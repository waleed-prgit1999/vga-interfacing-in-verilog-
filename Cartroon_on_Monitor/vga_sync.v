==> flow/design.v <==
`timescale 1ns / 1ps  
module vga_sync (clock_25MHz, red, green, blue, red_out, green_out, 
						blue_out, hsync, vsync, pixel_row, pixel_col);
	input clock_25MHz;
	input red;
	input green;
	input blue;
	output reg red_out;
	output reg green_out;
	output reg blue_out;
	output reg hsync;
	output reg vsync;
	output reg [9:0] pixel_row;
	output reg [9:0] pixel_col;
	reg [9:0] h_cnt;
	reg [9:0] v_cnt;
	reg  video_on;
	always @(posedge clock_25MHz)
   begin
		if (h_cnt >= 799)				 
			h_cnt <= 10'b0000000000;
		else
			h_cnt <= h_cnt + 1;
		if (h_cnt >= 659 & h_cnt <= 755)    
			hsync <= 1'b0;
		else
			hsync <= 1'b1;
		if (v_cnt >= 524 & h_cnt == 799)   
			v_cnt <= 10'b0000000000;
		else if (h_cnt == 799)
			v_cnt <= v_cnt + 1;
		if (v_cnt >= 493 & v_cnt <= 494)
			vsync <= 1'b0;
		else
			vsync <= 1'b1;
		if (h_cnt <= 639 & v_cnt <= 479)
			video_on = 1'b1;
		else
			video_on = 1'b0;
		pixel_col <= h_cnt;   
		pixel_row <= v_cnt;
		red_out <= red & video_on;
		green_out <= green & video_on;
		blue_out <= blue & video_on;
   end
endmodule  
# Reports on vga_sync
# The steps from the RTL of vga_sync to its reports follow in flow order.
# Lines are those of the file above, counted from 1.
# Operators carry their Yosys type and port widths (W data, S select, Z words).
# Not given: --
# design
design,vga_sync
clock,clock_25MHz
cell_library,sky130hd
corner,tt_025C_1v80

# Elaborated design
# Yosys after proc, flatten, opt, wreduce and memory -nomap, before mapping. Enables and synchronous resets that opt folds into registers are not counted as muxes. Memory bits, and registers merged into a memory's read port (data or address), are not among the register bits. Print and check cells are not counted. Equal cells are merged and count once.
# bits
regBits,45
in_bits,4
out_inout_bits,25
elab_cells,30
# op_classes
n_addsub,2
cmp,8
eq_ne,1
mux,3
logic,7
# op_table
op,n
$ge A10 B10 Y1 const B,3
$add A10 B1 Y10 const B,2
$le A10 B10 Y1 const B,2
$le A10 B9 Y1 const B,2
$eq A10 B10 Y1 const B,1
$ge A10 B9 Y1 const B,1
$and A1 B1 Y1,7
$mux W1,3

# Depth
# Longest topological path by Yosys (ltp), each cell counted once; first at word level (registers and memories cut), then after technology mapping (sequential cells cut; the memories' decode and read muxes count).
# logic_depth
word_depth,4
ABC_AREA,1
ltp_mapped,9

# Mapped cells and area
# Source: synth_stat.txt of the flow (Yosys; design flattened, memories mapped). It holds for the ABC_AREA given above (unset counts as 0); a run with the other value may have another netlist.
# The area totals of this step are shown rounded.
# synth_totals
mapped_cells,211
yosys_area_um2,1700
flip_flops,45
buffers,4
# types
cell,n
sky130_fd_sc_hd__dfxtp_1,45
sky130_fd_sc_hd__nand2_1,51
sky130_fd_sc_hd__inv_1,30
sky130_fd_sc_hd__nor2_1,27
sky130_fd_sc_hd__nand3_1,13
sky130_fd_sc_hd__ha_1,5
sky130_fd_sc_hd__a21oi_1,8
sky130_fd_sc_hd__nor3_1,6
sky130_fd_sc_hd__xnor2_1,3
sky130_fd_sc_hd__nand4_1,4
sky130_fd_sc_hd__buf_6,2
sky130_fd_sc_hd__o21ai_2,2
sky130_fd_sc_hd__nor3_4,1
sky130_fd_sc_hd__or2_2,2
sky130_fd_sc_hd__nand3_2,1
sky130_fd_sc_hd__o21ai_0,2
sky130_fd_sc_hd__xor2_1,1
sky130_fd_sc_hd__clkbuf_1,2
# Not listed: further types 6, cells in them 6.

# Worst setup path after synthesis
# Path of least setup slack by OpenSTA after synthesis, without wires, with an ideal clock, recovery checks aside; 20% of the period is set as input and as output delay. Where synthesis merged equal registers, the netlist keeps one of their names.
# synth_timing
path_kind,reg2reg
startpoint,register h_cnt[0]
endpoint,register h_cnt[7]
clock_period_ns,2.21
arrival_ns,1.303
required_ns,2.082
path_slack_ns,0.779
delay_ns,1.431
path_stages,8
synth_period_reached_ns,1.431
# "delay_ns" = arrival - input delay + setup time.
# "path_stages" counts driving pins, that of a launching flip-flop among them; a cell with two outputs on the path counts twice.
# "synth_period_reached_ns" is the clock period less the worst setup slack; recovery checks do not enter. This is arithmetic on one report: input and output delays are still those of the set period (20% each).
# Between the ends stands the longest chain of elaborated cells between them, by number of cells; it is not shown to be the way that was timed. Of several equally long chains one is given.
# Each line given opens the expression or statement behind the cell; cells for indexed reads and writes are added by Yosys, which also makes memories of some case tables.
# synth_between
cell_sequence,sky130_fd_sc_hd__dfxtp_1 > sky130_fd_sc_hd__ha_1 > sky130_fd_sc_hd__nand3_2 > sky130_fd_sc_hd__nor2_2 > sky130_fd_sc_hd__nand2_2 > sky130_fd_sc_hd__buf_6 > sky130_fd_sc_hd__o21ai_2 > sky130_fd_sc_hd__nor2_1
elab_chain_len,1
cone_cells,2
lines_between,2
classes_between,1 x add/sub; 1 x compare
# synth_lines
item,line,rtl
start: declaration,15,reg [9:0] h_cnt;
start: assignment,21,h_cnt <= 10'b0000000000;
start: assignment,23,h_cnt <= h_cnt + 1;
$add A10 B1 Y10,23,
end: assignment,21,
end: assignment,23,
end: declaration,15,

# Worst path after layout
# From the final timing report of entry A: the path of least setup slack in the routed layout; clock arrival at registers is part of the times.
# layout_timing
path_kind,reg2out
startpoint,register pixel_row[8]
endpoint,output pixel_row[8]
clock_period_ns,3.36
out_delay_ns,0.67
arrival_ns,1.16
required_ns,2.69
path_slack_ns,1.52
path_stages,2
# layout_between
cell_sequence,sky130_fd_sc_hd__dfxtp_1 > sky130_fd_sc_hd__clkdlybuf4s50_1
elab_chain_len,0
cone_cells,0
lines_between,0
# layout_lines
item,line,rtl
start: declaration,13,output reg [9:0] pixel_row;
start: assignment,41,pixel_row <= v_cnt;
end: declaration,13,

# vga_sync through Yosys and OpenROAD on sky130hd: 2 stored runs, unordered, with their settings and measured results. The constraints put input and output delay at 20% of the set period each and load the outputs with 0.01 pF.
# "timing.achieved_period_ns" = clock period - worst setup slack. The figure is calculated, with input and output delays left at 20% of the set period.
# "worst_path_ns": the worst setup path's part of the clock period (all of it between registers, 20% less for each end at a port) less its slack. A launch clock that arrives late makes it longer, a capture clock that arrives late makes it shorter.
# "fin_power_mw": no workload was simulated; the value follows from the tool's default switching activity.
# Values from the reports are rounded here.
# Settings: . = not set for that run.
run name,period_ns,CORE_UTILIZATION,PLACE_DENSITY_LB_ADDON,CORE_ASPECT_RATIO,CORE_MARGIN,TNS_END_PERCENT,ABC_AREA,GPL_ROUTABILITY_DRIVEN,CTS_CLUSTER_DIAMETER,CAP_MARGIN,SLEW_MARGIN,SETUP_SLACK_MARGIN,HOLD_SLACK_MARGIN,CTS_CLUSTER_SIZE,MAX_ROUTING_LAYER,post_synth_area_um2,cell_area_final_um2,final_util_pct,worst_path_ns,worst_path_kind,ws_hold_ns,dieArea_um2,timing.achieved_period_ns,fin_ws_ns,tns_ns,fin_power_mw
entry A,3.36,53,0.12,0.51,5,65,1,0,369,40,10,.,.,.,.,1700,2130,70.8,1.16,reg2out,0.373,4500,1.836,1.52,0.000,1.02
entry B,2.86,57,0.17,.,2,35,.,1,.,5,35,0.76,0.12,28,met4,1550,1950,77.4,2.01,reg2reg,0.394,3150,2.008,0.852,0.000,1.03
