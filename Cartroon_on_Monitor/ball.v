==> flow/design.v <==
`timescale 1ns / 1ps  
module ball (v_sync, pixel_row, pixel_col, red, green, blue);
	input v_sync;
	input [9:0] pixel_row;
	input [9:0] pixel_col;
	output wire red;
	output wire green;
	output wire blue;
	parameter size1 = 2;
	parameter size = 40;
	parameter	r=80;
	reg ball_on;
	reg [9:0] ball_x = 320;
	reg [9:0] ball_y = 200;
	reg [9:0] ball_y_motion = 10'b0000000100;
	assign red = 1'b1;
assign green = ~ball_on;
assign blue = ~ball_on;
	always @(ball_x or ball_y or pixel_row or pixel_col)
	begin
		if((((pixel_row - ball_x)*(pixel_row - ball_x)+(pixel_col - ball_y)*(pixel_col - ball_y)))<=r*r)
		begin
			ball_on <= 1'b 1;
		end
		else
      begin
			ball_on <= 1'b 0;
      end
   end
	always @(posedge v_sync)
	begin
		if (ball_y + size >= 480)
		begin
			ball_y_motion <= 10'b1111111100;   
		end
		else if (ball_y <= size)
		begin
			ball_y_motion <= 10'b0000000100;   
		end
		ball_y <= ball_y + ball_y_motion;   
	end
endmodule  
======== Reports on ball ========
What the tools print for ball, step after step.
Lines are those of the file above, counted from 1.
Cell names lack the library's common part.
The mark - stands for no value.
design
  design top .............................. ball
  clock port .............................. v_sync
  library ................................. sky130hd
  corner .................................. tt_025C_1v80

======== After elaboration ========
Source: Yosys, flattened and elaborated, memories not mapped. Widths are those after wreduce; folded enables and synchronous resets count as part of the registers. Registers that Yosys merges into a memory's read port (data or address) are not register bits. Print and check cells do not count. Equal cells are merged and count once.
word-level totals
  output and inout port bits .............. 3
  input port bits ......................... 21
  elaborated cells ........................ 14
  register bits ........................... 17
cells by class
  muxes and demuxes ....................... 1
  $lt $le $gt $ge ......................... 3
  bitwise operators ....................... 1
  add/subtract/negate cells ............... 5
  multiply operators ...................... 2
operators by type and width
  operator                                        count
  multiplier 11 x 11 -> 22 bit                    2
  <= comparator 32 x 13 -> 1 bit with constant B  1
  adder 22 x 22 -> 23 bit                         1
  subtractor 10 x 10 -> 11 bit                    1
  adder 10 x 6 -> 11 bit with constant B          1
  subtractor 10 x 9 -> 11 bit with constant B     1
  >= comparator 11 x 9 -> 1 bit with constant B   1
  adder 10 bit                                    1
  <= comparator 10 x 6 -> 1 bit with constant B   1
  NOT 1 bit                                       1
  two-way mux 1 bit                               1

======== Depth ========
Depth = most cells in a row (Yosys ltp): at word level without a register or memory, in the mapped netlist without a sequential cell, where the memories' decode and read muxes count.
logic depth
  depth in word-level cells ............... 6
  ABC_AREA ................................ 0
  mapped depth ............................ 36
  depth with buffers taken out ............ 34

======== Mapped cells and area ========
Source: synth_stat.txt of the flow (Yosys; design flattened, memories mapped). It holds for the ABC_AREA given above (unset counts as 0); a run with the other value may have another netlist.
cells by type
  cell      count  area in all (sq um)
  fa_1      249    4.98E+03
  ha_1      100    1,251.2
  inv_1     330    1.24E+03
  xnor2_1   29     253.994
  nand2_1   55     206.448
  nor2_1    54     202.694
  dfxtp_1   9      180.173
  and2_1    28     175.168
  nor2b_1   17     106.352
  a21oi_1   20     100.096
  o21ai_0   16     80.077
  xor2_1    9      78.826
  nand2b_1  12     75.072
  nor3_1    13     65.062
  clkbuf_1  17     63.811
  or2_2     8      50.048
  a21o_1    5      37.536
  o21a_1    5      37.536
Other cell types: 34; their cells: 64.
synthesis totals
  standard cells after synthesis .......... 1,040
  buffers ................................. 19
  sequential part of the area ............. 180.2 sq um
  flip-flops .............................. 9
  cell area after synthesis ............... 9,655.5 sq um

======== Timing after synthesis ========
Source: OpenSTA report_checks on the synthesized netlist (no wires, ideal clock, input and output delay 20% of the period each), path of least setup slack; recovery checks are left aside. Register names are those of the netlist, which keeps one name where synthesis merged equal registers.
path after synthesis
  path kind ............................... in2out
  start point ............................. in pixel_col[2]
  end point ............................... out green
  stages .................................. 33
  external input delay .................... 2.600 ns
  clock period ............................ 13.0 ns
  external output delay ................... 2.600 ns
  arrival ................................. 10.435 ns
  delay of the path ....................... 7.835 ns
  required time ........................... 10.400 ns
  path buffers ............................ 2
  setup slack ............................. -0.035 ns
  launch time at the first pin ............ 2.600 ns
  period reached after synthesis .......... 13.035 ns
"delay of the path" = arrival - input delay + setup time.
A path that ends at an output port has no setup time.
"stages" counts driving pins, that of a launching flip-flop among them; a cell with two outputs on the path counts twice.
"period reached after synthesis" is the clock period less the worst setup slack; recovery checks do not enter. This is arithmetic on one report: input and output delays are still those of the set period (20% each).
The rows between start and end are the longest chain of elaborated cells between them; the timing report does not say that the signal goes this way. Where chains are equally long, one stands for them.
Each line given opens the expression or statement behind the cell; cells for indexed reads and writes are added by Yosys, which also makes memories of some case tables.
between the ends, after synthesis
  cells stage by stage .................... inv_1 > ha_1 > fa_1 > nor2b_1 > o21ai_0 > a21boi_0 > o21ai_0 > a21boi_0 > o21ai_0 > nand2b_1 > inv_1 > clkbuf_1 > nand2_1 > fa_1 > fa_1 > inv_1 > fa_1 > fa_1 > fa_1 > fa_1 > inv_1 > fa_1 > inv_1 > ha_1 > a21o_1 > a21oi_1 > o21a_1 > o21bai_2 > mux2i_1 > or4_1 > nor4_1 > nand4_1 > buf_4
  cells in the longest elaborated chain ... 6
  elaborated cells on any way between the ends .. 6
  those cells by class .................... 2 x add/sub; 1 x mul; 1 x compare; 1 x mux; 1 x logic
RTL lines, path after synthesis
  what                            RTL line  RTL
  start, declared                 5         input [9:0] pixel_col;
  subtractor 10 x 10 -> 11 bit    21        if((((pixel_row - ball_x)*(pixel_row - ball_x)+(pixel_col - ball_y)*(pixel_col - ball_y)))<=r*r)
  multiplier 11 x 11 -> 22 bit    21
  adder 22 x 22 -> 23 bit         21
  <= comparator 32 x 13 -> 1 bit  21
  two-way mux 1 bit               21
  NOT 1 bit                       17        assign green = ~ball_on;
  end, declared                   7         output wire green;
Some nets on the timed path still bear RTL names; the line given drives or declares the net.
named nets, after synthesis
  net   RTL line  RTL
  blue  18        assign blue = ~ball_on;

======== Timing after layout ========
From the final timing report of flow run A: the path of least setup slack in the routed layout; clock arrival at registers is part of the times.
path post-layout
  path kind ............................... in2out
  start point ............................. in pixel_col[3]
  end point ............................... out green
  clock period ............................ 17.8 ns
  external output delay ................... 3.56 ns
  external input delay .................... 3.56 ns
  arrival ................................. 12.65 ns
  path buffers ............................ 2
  stages .................................. 30
  required time ........................... 14.24 ns
  launch time at the first pin ............ 3.56 ns
  setup slack ............................. 1.59 ns
The rows between start and end are the longest chain of elaborated cells between them; the timing report does not say that the signal goes this way. Where chains are equally long, one stands for them.
between the ends, post-layout
  cells stage by stage .................... clkdlybuf4s50_1 > ha_1 > nor2b_1 > o21ai_1 > a21boi_0 > o21ai_1 > a21boi_0 > o21a_1 > o21a_1 > or3b_2 > fa_1 > fa_1 > inv_1 > fa_1 > fa_1 > fa_1 > inv_1 > fa_1 > fa_1 > inv_1 > ha_1 > nor3_1 > o221a_1 > o21a_1 > o21bai_2 > mux2i_1 > or4_1 > nor4_1 > nand4_1 > clkdlybuf4s50_1
  cells in the longest elaborated chain ... 6
  elaborated cells on any way between the ends .. 6
  those cells by class .................... 2 x add/sub; 1 x mul; 1 x compare; 1 x mux; 1 x logic
RTL lines, path post-layout
  what                            RTL line  RTL
  start, declared                 5         input [9:0] pixel_col;
  subtractor 10 x 10 -> 11 bit    21        if((((pixel_row - ball_x)*(pixel_row - ball_x)+(pixel_col - ball_y)*(pixel_col - ball_y)))<=r*r)
  multiplier 11 x 11 -> 22 bit    21
  adder 22 x 22 -> 23 bit         21
  <= comparator 32 x 13 -> 1 bit  21
  two-way mux 1 bit               21
  NOT 1 bit                       17        assign green = ~ball_on;
  end, declared                   7         output wire green;

## Implementation results

Record of 2 stored runs of the RTL-to-layout flow on ball, platform sky130hd. The runs are unordered. Constraints: input delay and output delay 20% of the set period each, output load 0.01 pF.
"reached clock period" means the clock period less the worst setup slack. The figure is calculated, with input and output delays left at 20% of the set period.
"time on the worst setup path" = time allowed to the worst setup path (clock period - input delay - output delay, where it has them) - its slack; a late launch clock adds to it, a late capture clock takes from it.

======== flow run A ========
==> flow/run.sh <==
#!/bin/bash
# the make line also repeats the synthesis and layout settings of config.mk as NAME=value (left out here)
make -C /OpenROAD-flow-scripts/flow DESIGN_CONFIG=/design/flow/config.mk WORK_HOME=/design/flow/orfs CLKGATE_MAP_FILE= finish
==> flow/config.mk <==
export PLATFORM = sky130hd
export DESIGN_NAME = ball
export DESIGN_NICKNAME = ball
export VERILOG_FILES = /design/flow/design.v
export SDC_FILE = /design/flow/constraint.sdc
export NUM_CORES = 4
export LEC_CHECK = 0
export ABC_AREA = 0
export CAP_MARGIN = 40
export CORE_ASPECT_RATIO = 0.72
export CORE_MARGIN = 5
export CORE_UTILIZATION = 41
export MAX_ROUTING_LAYER = met4
export PLACE_DENSITY = 0.73
export SETUP_SLACK_MARGIN = 1.34
export SLEW_MARGIN = 20
export TNS_END_PERCENT = 70
==> flow/constraint.sdc <==
create_clock -name core_clock -period 17.8 [get_ports {v_sync}]
set_input_delay 3.5600 -clock core_clock [delete_from_list [all_inputs] [get_ports {v_sync}]]
set_output_delay 3.5600 -clock core_clock [all_outputs]
set_load 0.01 [all_outputs]

-------- measured, flow run A --------
  Yosys chip area after synthesis ......... 9,655.5 sq um
  time on the worst setup path ............ 9.09 ns
  kind of the worst setup path ............ in2out
  total die area .......................... 26,760.7 sq um
  reached clock period .................... 16.208 ns
  worst setup slack after layout .......... 1.592 ns
  utilization after routing ............... 44.9 %
  worst-case hold slack ................... 0.510 ns
  standard-cell area after layout ......... 10,369.9 sq um
  final setup TNS ......................... 0.000 ns

======== flow run B ========
==> flow/run.sh <==
#!/bin/bash
# the make line also repeats the synthesis and layout settings of config.mk as NAME=value (left out here)
make -C /OpenROAD-flow-scripts/flow DESIGN_CONFIG=/design/flow/config.mk WORK_HOME=/design/flow/orfs CLKGATE_MAP_FILE= finish
==> flow/config.mk <==
export PLATFORM = sky130hd
export DESIGN_NAME = ball
export DESIGN_NICKNAME = ball
export VERILOG_FILES = /design/flow/design.v
export SDC_FILE = /design/flow/constraint.sdc
export NUM_CORES = 4
export LEC_CHECK = 0
export ABC_AREA = 1
export CAP_MARGIN = 25
export CELL_PAD_IN_SITES_DETAIL_PLACEMENT = 2
export CELL_PAD_IN_SITES_GLOBAL_PLACEMENT = 2
export CORE_ASPECT_RATIO = 1.17
export CORE_MARGIN = 2
export CORE_UTILIZATION = 49
export CTS_CLUSTER_DIAMETER = 205
export CTS_CLUSTER_SIZE = 38
export MAX_ROUTING_LAYER = met5
export PLACE_DENSITY_LB_ADDON = 0.07
export SETUP_SLACK_MARGIN = 3.58
export SLEW_MARGIN = 30
export TNS_END_PERCENT = 55
==> flow/constraint.sdc <==
create_clock -name core_clock -period 16.5 [get_ports {v_sync}]
set_input_delay 3.3000 -clock core_clock [delete_from_list [all_inputs] [get_ports {v_sync}]]
set_output_delay 3.3000 -clock core_clock [all_outputs]
set_load 0.01 [all_outputs]

-------- flow run B --------
  not finished: placement ended with error DPL-0033
